==> flow/design.v <==
module RegisterFile(
  input [3:0] read_addr1,
  input [3:0] read_addr2,
  input [3:0] write_addr,
  input [17:0] write_data,
  input [17:0] write_data_in,
  input write_enable,
  input clk,
  output reg [17:0] data_out1,
  output reg [17:0] data_out2
);
  reg [17:0] registers [0:15];
  always @(posedge clk) begin
    if (write_enable) begin
      registers[write_addr] <= write_data;
    end
    data_out1 <= registers[read_addr1];
    data_out2 <= registers[read_addr2];
  end
endmodule
# == From RTL to reports: RegisterFile ==
# What the tools print for RegisterFile, step after step.
# Line numbers count from 1 in the design file above.
# Operators: Yosys type, input widths -> output width; for muxes data width and select width s.
# Library cell names are shortened.
# Not given: n/a
# inputs
design,RegisterFile
clock,clk
cell_library,sky130hd
lib_corner,tt_025C_1v80

# == Word level ==
# Counts by Yosys on the flattened word-level netlist (proc, flatten, opt, wreduce; memories kept). Register bits leave out memories and registers merged into their read ports (data or address); mux counts leave out enables and synchronous resets folded into registers. Print and check cells are left out. Cells with the same type and inputs are merged into one.
# Yosys's memory passes give these memory sizes; they may raise the number of words (mostly to a power of two), join words into wider ones and drop unused or constant bits.
# classes
muxes,3
# ops
op,count
$mux 18,1
$mux 4,1
$mux 1,1
# word_totals
regBits,0
ramBits,288
clocked_rd_ports_x_width,36
mem_count,1
in_bits,50
out_inout_bits,36
wordCells,4
# mem_list
name,words,word_bits,read_ports,write_ports,line_no,text
registers,16,18,2,1,12,reg [17:0] registers [0:15];

# == Longest topological paths ==
# Yosys ltp: most cells in a row. Word level: on the elaborated netlist, between registers, memories and ports. Mapped: between sequential cells and ports; inverters and the memories' decode and read muxes count.
# logic_depth
word_depth,1
abc_area,0
ltp_mapped,5
depth_no_buf,3

# == Mapped cells and area ==
# The flow's flattened synthesis, as Yosys stat reports it; memories are mapped. The netlist is that of the ABC_AREA named above (0 if unset); the other value can give another one.
# Totals and module areas in this step are rounded.
# types
cell_type,count,type_area_um2
edfxtp_1,288,8.65E+03
mux4_2,105,2.36E+03
mux4_1,39,1.02E+03
dfxtp_1,36,720.691
a22oi_1,72,540.518
nand2_1,37,138.883
buf_6,10,112.608
clkbuf_1,16,60.058
nor2_1,14,52.55
buf_4,6,45.043
buf_1,8,30.029
buf_2,5,25.024
nor2b_1,4,25.024
nor3_1,4,20.019
nand3b_1,2,15.014
and2_1,2,12.512
nand2b_1,2,12.512
or3b_2,1,8.758
# Not listed: further types 2, cells in them 2.
# synth_totals
cell_count,653
yosys_area_um2,14000
seqArea_um2,9400
flip_flops,324
buffers,46

# == Worst setup path after synthesis ==
# Path of least setup slack by OpenSTA after synthesis, without wires, with an ideal clock, recovery checks aside; 20% of the period is set as input and as output delay. Where synthesis merged equal registers, the netlist keeps one of their names.
# synth_path
path_kind,input to register
start,input write_addr[2]
end,memory registers[0][0]
period_ns,3.73
in_delay_ns,0.746
setup_ns,0.416
launch_ns,0.746
arrival_time_ns,2.526
required_time_ns,3.314
setup_slack_ns,0.788
path_delay_ns,2.196
path_stages,2
n_path_buf,0
period_less_setup_slack_ns,2.942
# "path_delay_ns" is the arrival time less input delay plus setup time.
# "path_stages": output pins that drive a net of the path, with the launching flip-flop's if there is one; two outputs of one cell count as two.
# "period_less_setup_slack_ns" = period - worst setup slack (recovery checks aside). The figure is calculated, with input and output delays left at 20% of the set period.
# Between the ends stands the longest chain of elaborated cells between them, by number of cells; it is not shown to be the way that was timed. Of several equally long chains one is given.
# A line is the first line of the expression or statement that the cell stems from. Yosys adds cells for indexed reads and writes and turns some case tables into memories.
# synth_via
cell_sequence,or3b_2 -> nor3_1
elab_chain_cells,1
cells_between,1
cone_lines,1
cone_classes,mux (1)
# synth_lines
element,line_no,text
start: declaration,4,"input [3:0] write_addr,"
$mux 4,14,if (write_enable) begin
end: declaration,12,reg [17:0] registers [0:15];

# == Worst path after layout ==
# Path of least setup slack in the final report of job 1 (OpenROAD, finished layout, wires in). Where an end is a register, its clock arrival counts in the times.
# layout_path
path_kind,register to output
start,register data_out1[7]
end,output data_out1[7]
period_ns,2.52
out_delay_ns,0.50
launch_ns,0.51
arrival_time_ns,1.37
required_time_ns,2.02
setup_slack_ns,0.65
path_stages,2
n_path_buf,1
# layout_via
cell_sequence,dfxtp_1 -> clkdlybuf4s50_1
elab_chain_cells,0
cells_between,0
cone_lines,0
# layout_lines
element,line_no,text
start: declaration,9,"output reg [17:0] data_out1,"
end: declaration,9,

# Below are 2 stored runs of the flow (Yosys, OpenROAD; platform sky130hd) on RegisterFile, each with its settings and what was measured, unordered. Constraints: input delay and output delay 20% of the set period each, output load 0.01 pF.
# "achieved_period_ns" is the run's clock period less its worst setup slack. It is reckoned from that one timing run; input and output delays stay at 20% of the period that was set.
# "worst_path_time_ns" = time allowed to the worst setup path (clock period - input delay - output delay, where it has them) - its slack; a late launch clock adds to it, a late capture clock takes from it.
# "final_power_mw" is the tool's figure for a default switching activity; nothing was simulated.
# Values from the reports are rounded here.
# Among the settings, n/a means not set for that run.
run name,period_ns,CAP_MARGIN,CORE_MARGIN,CORE_UTILIZATION,SLEW_MARGIN,SETUP_SLACK_MARGIN,PLACE_DENSITY_LB_ADDON,CORE_ASPECT_RATIO,ABC_AREA,GPL_TIMING_DRIVEN,GPL_ROUTABILITY_DRIVEN,CTS_CLUSTER_SIZE,CTS_CLUSTER_DIAMETER,MIN_ROUTING_LAYER,MAX_ROUTING_LAYER,final_hold_ws_ns,util_pct,fin_ws_ns,worst_path_time_ns,critical_path_type,achieved_period_ns,setupTns_ns,design.die.area_um2,final_power_mw,ys_area_um2,layout_stdcell_area_um2
job 1,2.52,20,2,40,20,n/a,n/a,n/a,n/a,n/a,n/a,n/a,n/a,n/a,n/a,0.65,48,0.65,1.37,register to output,1.871,0.000,36000,12,14000,17000
job 2,3.42,20,6,41,20,0.21,0.25,0.58,0,1,0,63,65,met2,met4,0.72,48,1.3,1.44,register to output,2.119,0.000,39000,7.6,14000,16000
