==> flow/design.v <==
module ALU (
  input wire [17:0] operand1,
  input wire [17:0] operand2,
  input wire [1:0] alu_select,
  input wire reset,
  input wire enable,
  input wire clk,
  output reg [17:0] result
);
  always @(posedge clk or posedge reset) begin
    if (reset) begin
      result <= 18'b0;
    end else if (enable) begin
      case (alu_select)
        2'b00: result <= operand1 + operand2;  
        2'b01: result <= operand1 & operand2;  
        2'b10: result <= ~(operand1 & operand2);  
        2'b11: result <= ~(operand1 | operand2);  
        default: result <= 18'b0;  
      endcase
    end
  end
endmodule
-- Step by step through the tools: ALU
The steps from the RTL of ALU to its reports follow in flow order.
Lines are those of the file above, counted from 1.
Library cell names are shortened.
A cell with n/a has no value.
- top module: ALU
- clock port: clk
- standard-cell library: sky130hd
- corner: tt_025C_1v80

-- Word-level counts
Yosys after proc, flatten, opt, wreduce and memory -nomap, before mapping. Memory bits, and registers merged into a memory's read port (data or address), are not among the register bits. Print and check cells are not counted. Equal cells are merged and count once.
- register bits after elaboration: 18
- latch bits: 0
- RAM bits at 0
- noted ROM bits: 0
- clocked read ports x word width: 0
- memories kept at 0
- elaborated cells: 11
- $add $sub $neg: 1
- multiply operators at 0
- divide/modulo/power cells at 0
- noted magnitude comparators: 0
- equality and inequality tests at 3
- shift-type cells at 0
- mux-type cells at 1
- noted bitwise gates (word level): 4
- reduce/logical cells at 1
- operator list (operator ; number):
    case mux 18 bit (select 4 bit) ; 1
    inverter 18 bit ; 2
    adder 18 bit ; 1
    bitwise AND 18 bit ; 1
    bitwise OR 18 bit ; 1
    equality test 2 bit (second input constant) ; 2
    equality test 2 x 1 -> 1 bit (second input constant) ; 1
    zero test 2 bit ; 1

-- Depth
Longest topological path by Yosys (ltp), each cell counted once; first at word level (registers and memories cut), then after technology mapping (sequential cells cut; the memories' decode and read muxes count).
- noted word-level depth: 3
- ABC_AREA at 0
- mapped depth: 9
- gate-level depth less buffers: 9

-- Synthesis result
Yosys stat after the flow's synthesis: flattened, memories mapped to cells. It holds for the ABC_AREA given above (unset counts as 0); a run with the other value may have another netlist.
- cell types (cell ; number):
    dfrtp_1 ; 18
    ha_1 ; 36
    inv_1 ; 47
    mux2i_1 ; 13
    o21ai_0 ; 25
    a211oi_1 ; 13
    nand2_1 ; 26
    nor2_1 ; 22
    o211ai_1 ; 11
    a21oi_1 ; 16
    a21o_1 ; 9
    o221ai_1 ; 7
    clkbuf_1 ; 14
    o21a_1 ; 6
    xnor2_1 ; 5
    nand3_1 ; 6
    nor3_1 ; 5
    nor3b_1 ; 3
Other cell types: 32; their cells: 43.
- standard cells after synthesis at 325
- cell area after synthesis: 2457.4 um^2
- noted flip-flop cells: 18

-- Timing after synthesis
Source: OpenSTA report_checks on the synthesized netlist (no wires, ideal clock, input and output delay 20% of the period each), path of least setup slack; recovery checks are left aside. Register names are those of the netlist, which keeps one name where synthesis merged equal registers.
- path type: in2reg
- start: input port operand1[0]
- end: register result[16]
- clock period at 3.18 ns
- library setup time: 0.126 ns
- noted data arrival time: 2.367 ns
- data required time: 3.054 ns
- slack at 0.687 ns
- delay of the path at 1.857 ns
- stages on the path: 9
- noted path buffers: 0
- noted synthesis period reached: 2.493 ns
"delay of the path" = arrival - input delay + setup time.
"stages on the path": output pins that drive a net of the path, with the launching flip-flop's if there is one; two outputs of one cell count as two.
"synthesis period reached" = period - worst setup slack (recovery checks aside). The figure is calculated, with input and output delays left at 20% of the set period.
Between the ends stands the longest chain of elaborated cells between them, by number of cells; it is not shown to be the way that was timed. Of several equally long chains one is given.
A line is the first line of the expression or statement that the cell stems from. Yosys adds cells for indexed reads and writes and turns some case tables into memories.
A register here has more assigning lines than the two given.
- cell sequence: ha_1 > inv_1 > fa_1 > nor2b_1 > o31a_1 > o211ai_2 > and4_1 > mux2i_1 > a311o_1
- length of the longest elaborated chain at 2
- noted elaborated cells on any way between the ends: 2
- noted source lines of those cells: 2
- RTL lines, path post-synthesis (item ; line ; source):
    start: declaration ; 2 ; input wire [17:0] operand1,
    adder 18 bit ; 15 ; 2'b00: result <= operand1 + operand2;
    case mux 18 bit (select 4 bit) ; 14 ; case (alu_select)
    end: assignment ; 15 ;
    end: assignment ; 16 ; 2'b01: result <= operand1 & operand2;
    end: declaration ; 8 ; output reg [17:0] result

-- Worst path after layout
From the final timing report of job 1: the path of least setup slack in the routed layout; clock arrival at registers is part of the times.
- path type: in2reg
- start: input port operand1[2]
- end: register result[6]
- clock period at 2.34 ns
- library setup time: 0.08 ns
- noted data arrival time: 2.32 ns
- data required time: 2.53 ns
- slack at 0.21 ns
- stages on the path: 10
- noted path buffers: 2
Between the ends stands the longest chain of elaborated cells between them, by number of cells; it is not shown to be the way that was timed. Of several equally long chains one is given.
A register here has more assigning lines than the two given.
- cell sequence: clkdlybuf4s15_2 > inv_2 > ha_4 > nor2b_2 > o31a_1 > buf_4 > or2_4 > o22ai_1 > a21oi_1 > a211oi_2
- length of the longest elaborated chain at 2
- noted elaborated cells on any way between the ends: 2
- noted source lines of those cells: 2
- RTL lines, path after layout (item ; line ; source):
    start: declaration ; 2 ; input wire [17:0] operand1,
    adder 18 bit ; 15 ; 2'b00: result <= operand1 + operand2;
    case mux 18 bit (select 4 bit) ; 14 ; case (alu_select)
    end: assignment ; 15 ;
    end: assignment ; 16 ; 2'b01: result <= operand1 & operand2;
    end: declaration ; 8 ; output reg [17:0] result

Module ALU, platform sky130hd: 2 stored runs of the flow (Yosys, OpenROAD) with differing settings, in no particular order. Input and output delays are each 20% of the period that was set; the output load is 0.01 pF.
"time of the worst setup path" = time allowed to the worst setup path (clock period - input delay - output delay, where it has them) - its slack; a late launch clock adds to it, a late capture clock takes from it.
"overall power" rests on the timing tool's default activity at the inputs, not on a simulated workload.

Job 1
Settings were period_ns = 2.34; CORE_UTILIZATION = 40; SETUP_SLACK_MARGIN = 0.44; CORE_ASPECT_RATIO = 0.61; CELL_PAD_IN_SITES_GLOBAL_PLACEMENT = 2; TNS_END_PERCENT = 15; GPL_TIMING_DRIVEN = 1; SLEW_MARGIN = 0; MIN_ROUTING_LAYER = met2; MAX_ROUTING_LAYER = met4; CAP_MARGIN = 20; CORE_MARGIN = 2
- overall power: 1.500 mW
- standard-cell area after routing: 3918.8 um^2
- total die area: 6805.5 um^2
- noted the post-route worst hold slack: 0.508 ns
- setup total negative slack: 0.000 ns
- utilization after routing at 65.6 %
- noted the time of the worst setup path: 1.66 ns
- class of the worst setup path: in2reg
- worst setup slack after layout: 0.211 ns
- chip area after synthesis (Yosys) at 2457.4 um^2

Job 2
Settings were period_ns = 3.4; CORE_UTILIZATION = 60; PLACE_DENSITY = 0.44; CORE_ASPECT_RATIO = 0.51; CELL_PAD_IN_SITES_GLOBAL_PLACEMENT = 3; CTS_CLUSTER_DIAMETER = 53; CAP_MARGIN = 25; SLEW_MARGIN = 25; MAX_ROUTING_LAYER = met5; CORE_MARGIN = 2
- incomplete, placement halted on GPL-0301
